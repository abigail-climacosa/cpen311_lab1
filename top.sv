==> flow/design.v <==
module counter(input logic clk, 
			   input logic reset, 
			   output logic[31:0] out);
	logic [31:0] out_reset;
	assign out_reset = reset ? 0 : out+1;
	fsm #(32)cot(.clk(clk), .in(out_reset), .out(out));
endmodule	
module freq_divic(input logic clk, 
				  input logic reset, 
				  input logic [31:0]count_val, 
				  output logic clk_out);
logic [31:0] count;
logic count_reset;
logic clk_up;
assign clk_out = reset ? 0 : clk_up; 
counter cou(.clk(clk), .reset(count_reset), .out(count));
assign count_reset  = (count > count_val-2) ? 1 : reset;
always_ff @(posedge clk)
	if(count > count_val-2)
	begin
		clk_up <=~clk_out;
	end
	else 
		clk_up <= clk_out;
endmodule
module fsm(clk, in, out);
	parameter width = 8;
	input clk;
	input [width-1:0] in;
	output reg [width-1:0] out;
	always_ff @(posedge clk)
		out <= in;
endmodule
module top(clk, reset, switch_val, clk_out);
	input logic clk, reset;
	input logic [2:0] switch_val;
	logic [31:0] count_val;
	output logic clk_out;
	always_comb begin
		case(switch_val)                      
			3'b000: count_val = 32'hBAB9;         
			3'b001: count_val = 32'hA65D;         
			3'b010: count_val = 32'h9430;         
			3'b011: count_val = 32'h8BE9;         
			3'b100: count_val = 32'h7CB8;       
			3'b101: count_val = 32'h6EF9;        
			3'b110: count_val =           32'h62F1;         
			3'b111: count_val =          32'h5D5D;        
			 default: count_val =      32'hBAB9;    
		endcase
	end
freq_divic dut(.clk(clk), .reset(reset), .count_val(count_val), .clk_out(clk_out));
endmodule
==> From RTL to reports: top <==
Tool output for the design above, in the order of the flow.
Line numbers count from 1 in the design file above.
Operators: Yosys type, input widths -> output width; for muxes data width and select width s.
{ "design": {"design": "top", "clock_port": "clk", "lib": "sky130hd", "lib_corner": "tt_025C_1v80"} }

==> Elaborated design <==
Yosys after proc, flatten, opt, wreduce and memory -nomap, before mapping. Enables and synchronous resets that opt folds into registers are not counted as muxes. Memory bits, and registers merged into a memory's read port (data or address), are not among the register bits. Print and check cells are not counted. Equal cells are merged and count once.
Memory sizes are those after Yosys's memory passes, which may raise the word count (mostly to a power of two), join words into wider ones and drop unused or constant bits.
{ "word_totals": {"register_bits": 33, "latchBits": 0, "ram_bits": 0, "romBits": 120, "clocked_rd_ports_x_width": 0, "n_memories": 1, "in_bits": 5, "output_inout_bits": 1, "word_cells": 10} }
{ "memory_table": {"columns": ["memory", "size", "width", "read_ports", "write_ports", "line", "source"], "rows": [
  ["(name not given)", 8, 15, 1, 0, 40, "case(switch_val)"]
]} }
{ "op_classes": {"n_addsub": 2, "multipliers": 0, "n_div": 0, "compare": 1, "equal": 0, "n_shift": 0, "muxes": 3, "n_logic": 1, "reduce_logical": 0} }
{ "ops": {"columns": ["op", "n"], "rows": [
  ["$add 32x1->32 const B", 1],
  ["$sub 32x2->32 const B", 1],
  ["$gt 32x32->1", 1],
  ["$mux 1", 3],
  ["$not 1->1", 1]
]} }

==> Depth <==
Longest topological path by Yosys (ltp), each cell counted once; first at word level (registers and memories cut), then after technology mapping (sequential cells cut; the memories' decode and read muxes count).
{ "logic_depth": {"word_depth": 3, "abc_area": 1, "depth_mapped": 20, "mapped_depth_nobuf": 19} }

==> After synthesis <==
Source: synth_stat.txt of the flow (Yosys; design flattened, memories mapped). It holds for the ABC_AREA given above (unset counts as 0); a run with the other value may have another netlist.
{ "synth_totals": {"mapped_cells": 384, "synth_area_um2": 2687.6, "seq_area_um2": 660.6, "flip_flops": 33, "buf_cells": 7} }
{ "types": {"columns": ["cell_type", "n", "type_area_um2"], "rows": [
  ["sky130_fd_sc_hd__dfxtp_1", 33, 660.634],
  ["sky130_fd_sc_hd__nand2_1", 93, 349.085],
  ["sky130_fd_sc_hd__ha_1", 26, 325.312],
  ["sky130_fd_sc_hd__nor2_2", 36, 225.216],
  ["sky130_fd_sc_hd__inv_1", 46, 172.666],
  ["sky130_fd_sc_hd__nor2_1", 40, 150.144],
  ["sky130_fd_sc_hd__xor2_1", 15, 131.376],
  ["sky130_fd_sc_hd__xnor2_1", 13, 113.859],
  ["sky130_fd_sc_hd__nor3_2", 6, 60.058],
  ["sky130_fd_sc_hd__a21oi_1", 11, 55.053],
  ["sky130_fd_sc_hd__nand4_1", 7, 43.792],
  ["sky130_fd_sc_hd__nand3_1", 7, 35.034],
  ["sky130_fd_sc_hd__o21ai_0", 7, 35.034],
  ["sky130_fd_sc_hd__buf_6", 3, 33.782],
  ["sky130_fd_sc_hd__nor2_4", 3, 33.782],
  ["sky130_fd_sc_hd__nand2_2", 5, 31.28],
  ["sky130_fd_sc_hd__nand3_2", 3, 30.029],
  ["sky130_fd_sc_hd__nor3_1", 6, 30.029]
]} }
Not listed: further types 16, cells in them 24.

==> Path before layout <==
OpenSTA on the mapped netlist: ideal clock, no wires. The path of least setup slack (recovery checks aside). Input and output delay are each 20% of the period. Register names are those of the netlist, which keeps one name where synthesis merged equal registers.
{ "synth_path": {"kind": "input to register", "from": "input switch_val[0]", "to": "register dut.cou.cot.out[10]", "period_ns": 3.68, "input_delay_ns": 0.736, "setup_time_ns": 0.117, "launch_ns": 0.736, "arrival_time_ns": 2.772, "required_ns": 3.563, "slack_ns": 0.791, "delay_ns": 2.153, "path_stages": 20, "path_buffers": 1, "period_less_setup_slack_ns": 2.889} }
"delay_ns" is the arrival time less input delay plus setup time.
"path_stages" counts driving pins, that of a launching flip-flop among them; a cell with two outputs on the path counts twice.
"period_less_setup_slack_ns" is the clock period less the worst setup slack; recovery checks do not enter. This is arithmetic on one report: input and output delays are still those of the set period (20% each).
Between the ends stands the longest chain of elaborated cells between them, by number of cells; it is not shown to be the way that was timed. Of several equally long chains one is given.
A line is the first line of the expression or statement that the cell stems from. Yosys adds cells for indexed reads and writes and turns some case tables into memories.
A memory read counts as a cell of the chain, while the word-level depth stops at memories.
{ "synth_between": {"path_cell_list": "sky130_fd_sc_hd__ha_1 > sky130_fd_sc_hd__nand2_1 > sky130_fd_sc_hd__inv_1 > sky130_fd_sc_hd__a21oi_1 > sky130_fd_sc_hd__ha_1 > sky130_fd_sc_hd__nand4_1 > sky130_fd_sc_hd__xnor2_1 > sky130_fd_sc_hd__ha_1 > sky130_fd_sc_hd__nand2_1 > sky130_fd_sc_hd__nor2_1 > sky130_fd_sc_hd__nand2_1 > sky130_fd_sc_hd__nand2_1 > sky130_fd_sc_hd__nand2_1 > sky130_fd_sc_hd__nand2_1 > sky130_fd_sc_hd__nand2_1 > sky130_fd_sc_hd__nand2_1 > sky130_fd_sc_hd__nand2_2 > sky130_fd_sc_hd__nand2_4 > sky130_fd_sc_hd__buf_6 > sky130_fd_sc_hd__nor2_2", "elab_chain_cells": 4, "cone_cells": 4, "cone_classes": "add/sub (1); compare (1); mux (1); memory (1)"} }
{ "synth_rtl": {"columns": ["element", "line", "source"], "rows": [
  ["start, declared", 36, "input logic [2:0] switch_val;"],
  ["$mem_v2 8x15", 40, "case(switch_val)"],
  ["$sub 32x2->32", 17, "assign count_reset  = (count > count_val-2) ? 1 : reset;"],
  ["$gt 32x32->1", 17, null],
  ["$mux 1", 17, null],
  ["end, assigned", 32, "out <= in;"],
  ["end, declared", 30, "output reg [width-1:0] out;"]
]} }

==> Timing after layout <==
From the final timing report of run 1: the path of least setup slack in the routed layout; clock arrival at registers is part of the times.
{ "layout_path": {"kind": "input to output", "from": "input reset", "to": "output clk_out", "period_ns": 4.62, "input_delay_ns": 0.92, "output_delay_ns": 0.92, "launch_ns": 0.92, "arrival_time_ns": 2.82, "required_ns": 3.70, "slack_ns": 0.88, "path_stages": 5, "path_buffers": 2} }
Between the ends stands the longest chain of elaborated cells between them, by number of cells; it is not shown to be the way that was timed. Of several equally long chains one is given.
{ "layout_between": {"path_cell_list": "sky130_fd_sc_hd__clkdlybuf4s50_1 > sky130_fd_sc_hd__inv_1 > sky130_fd_sc_hd__nand2_1 > sky130_fd_sc_hd__inv_1 > sky130_fd_sc_hd__clkdlybuf4s50_1", "elab_chain_cells": 1, "cone_cells": 1, "cone_lines": 1, "cone_classes": "mux (1)"} }
{ "layout_rtl": {"columns": ["element", "line", "source"], "rows": [
  ["start, declared", 35, "input logic clk, reset;"],
  ["$mux 1", 15, "assign clk_out = reset ? 0 : clk_up;"],
  ["end, declared", 38, "output logic clk_out;"]
]} }

Wiki page: top / flow data

Stored flow runs of top (2 of them; Yosys, OpenROAD, sky130hd). They differ in their settings and are not a sequence. Constraints: input delay and output delay 20% of the set period each, output load 0.01 pF.
"period_reached_ns" = clock period - worst setup slack. The figure is calculated, with input and output delays left at 20% of the set period.
"worst_path_ns" = time allowed to the worst setup path (clock period - input delay - output delay, where it has them) - its slack; a late launch clock adds to it, a late capture clock takes from it.
"power.total_mw": no workload was simulated; the value follows from the tool's default switching activity.
[
  {
    "run": "run 1",
    "settings": { "period_ns": 4.62, "CORE_UTILIZATION": 39, "SETUP_SLACK_MARGIN": 0.79, "PLACE_DENSITY_LB_ADDON": 0.23, "CORE_ASPECT_RATIO": 0.65, "CELL_PAD_IN_SITES_GLOBAL_PLACEMENT": 1, "CELL_PAD_IN_SITES_DETAIL_PLACEMENT": 1, "ABC_AREA": 1, "GPL_TIMING_DRIVEN": 1, "CTS_CLUSTER_SIZE": 39, "MIN_ROUTING_LAYER": "met2", "MAX_ROUTING_LAYER": "met4", "CAP_MARGIN": 20, "CORE_MARGIN": 2, "SLEW_MARGIN": 20 },
    "results": { "post_route_util_pct": 45.7, "power.total_mw": 0.5977, "stdcell_area_um2": 3062.9, "timing.hold.ws_ns": 0.504, "worst_path_ns": 1.90, "worstPathKind": "input to output", "die_footprint_um2": 7586.5, "synthesis_area_um2": 2687.6, "timing.setup.tns_ns": 0.000, "period_reached_ns": 3.745, "ws_setup_ns": 0.875 }
  },
  {
    "run": "run 2",
    "settings": { "period_ns": 3.35, "CAP_MARGIN": 20, "CORE_MARGIN": 2, "CORE_UTILIZATION": 40, "SLEW_MARGIN": 20 },
    "results": { "die_footprint_um2": 6733.8, "power.total_mw": 0.8154, "stdcell_area_um2": 2985.4, "period_reached_ns": 3.092, "timing.hold.ws_ns": 0.509, "timing.setup.tns_ns": 0.000, "synthesis_area_um2": 2437.3, "post_route_util_pct": 50.4, "ws_setup_ns": 0.258, "worst_path_ns": 2.42, "worstPathKind": "input to register" }
  }
]
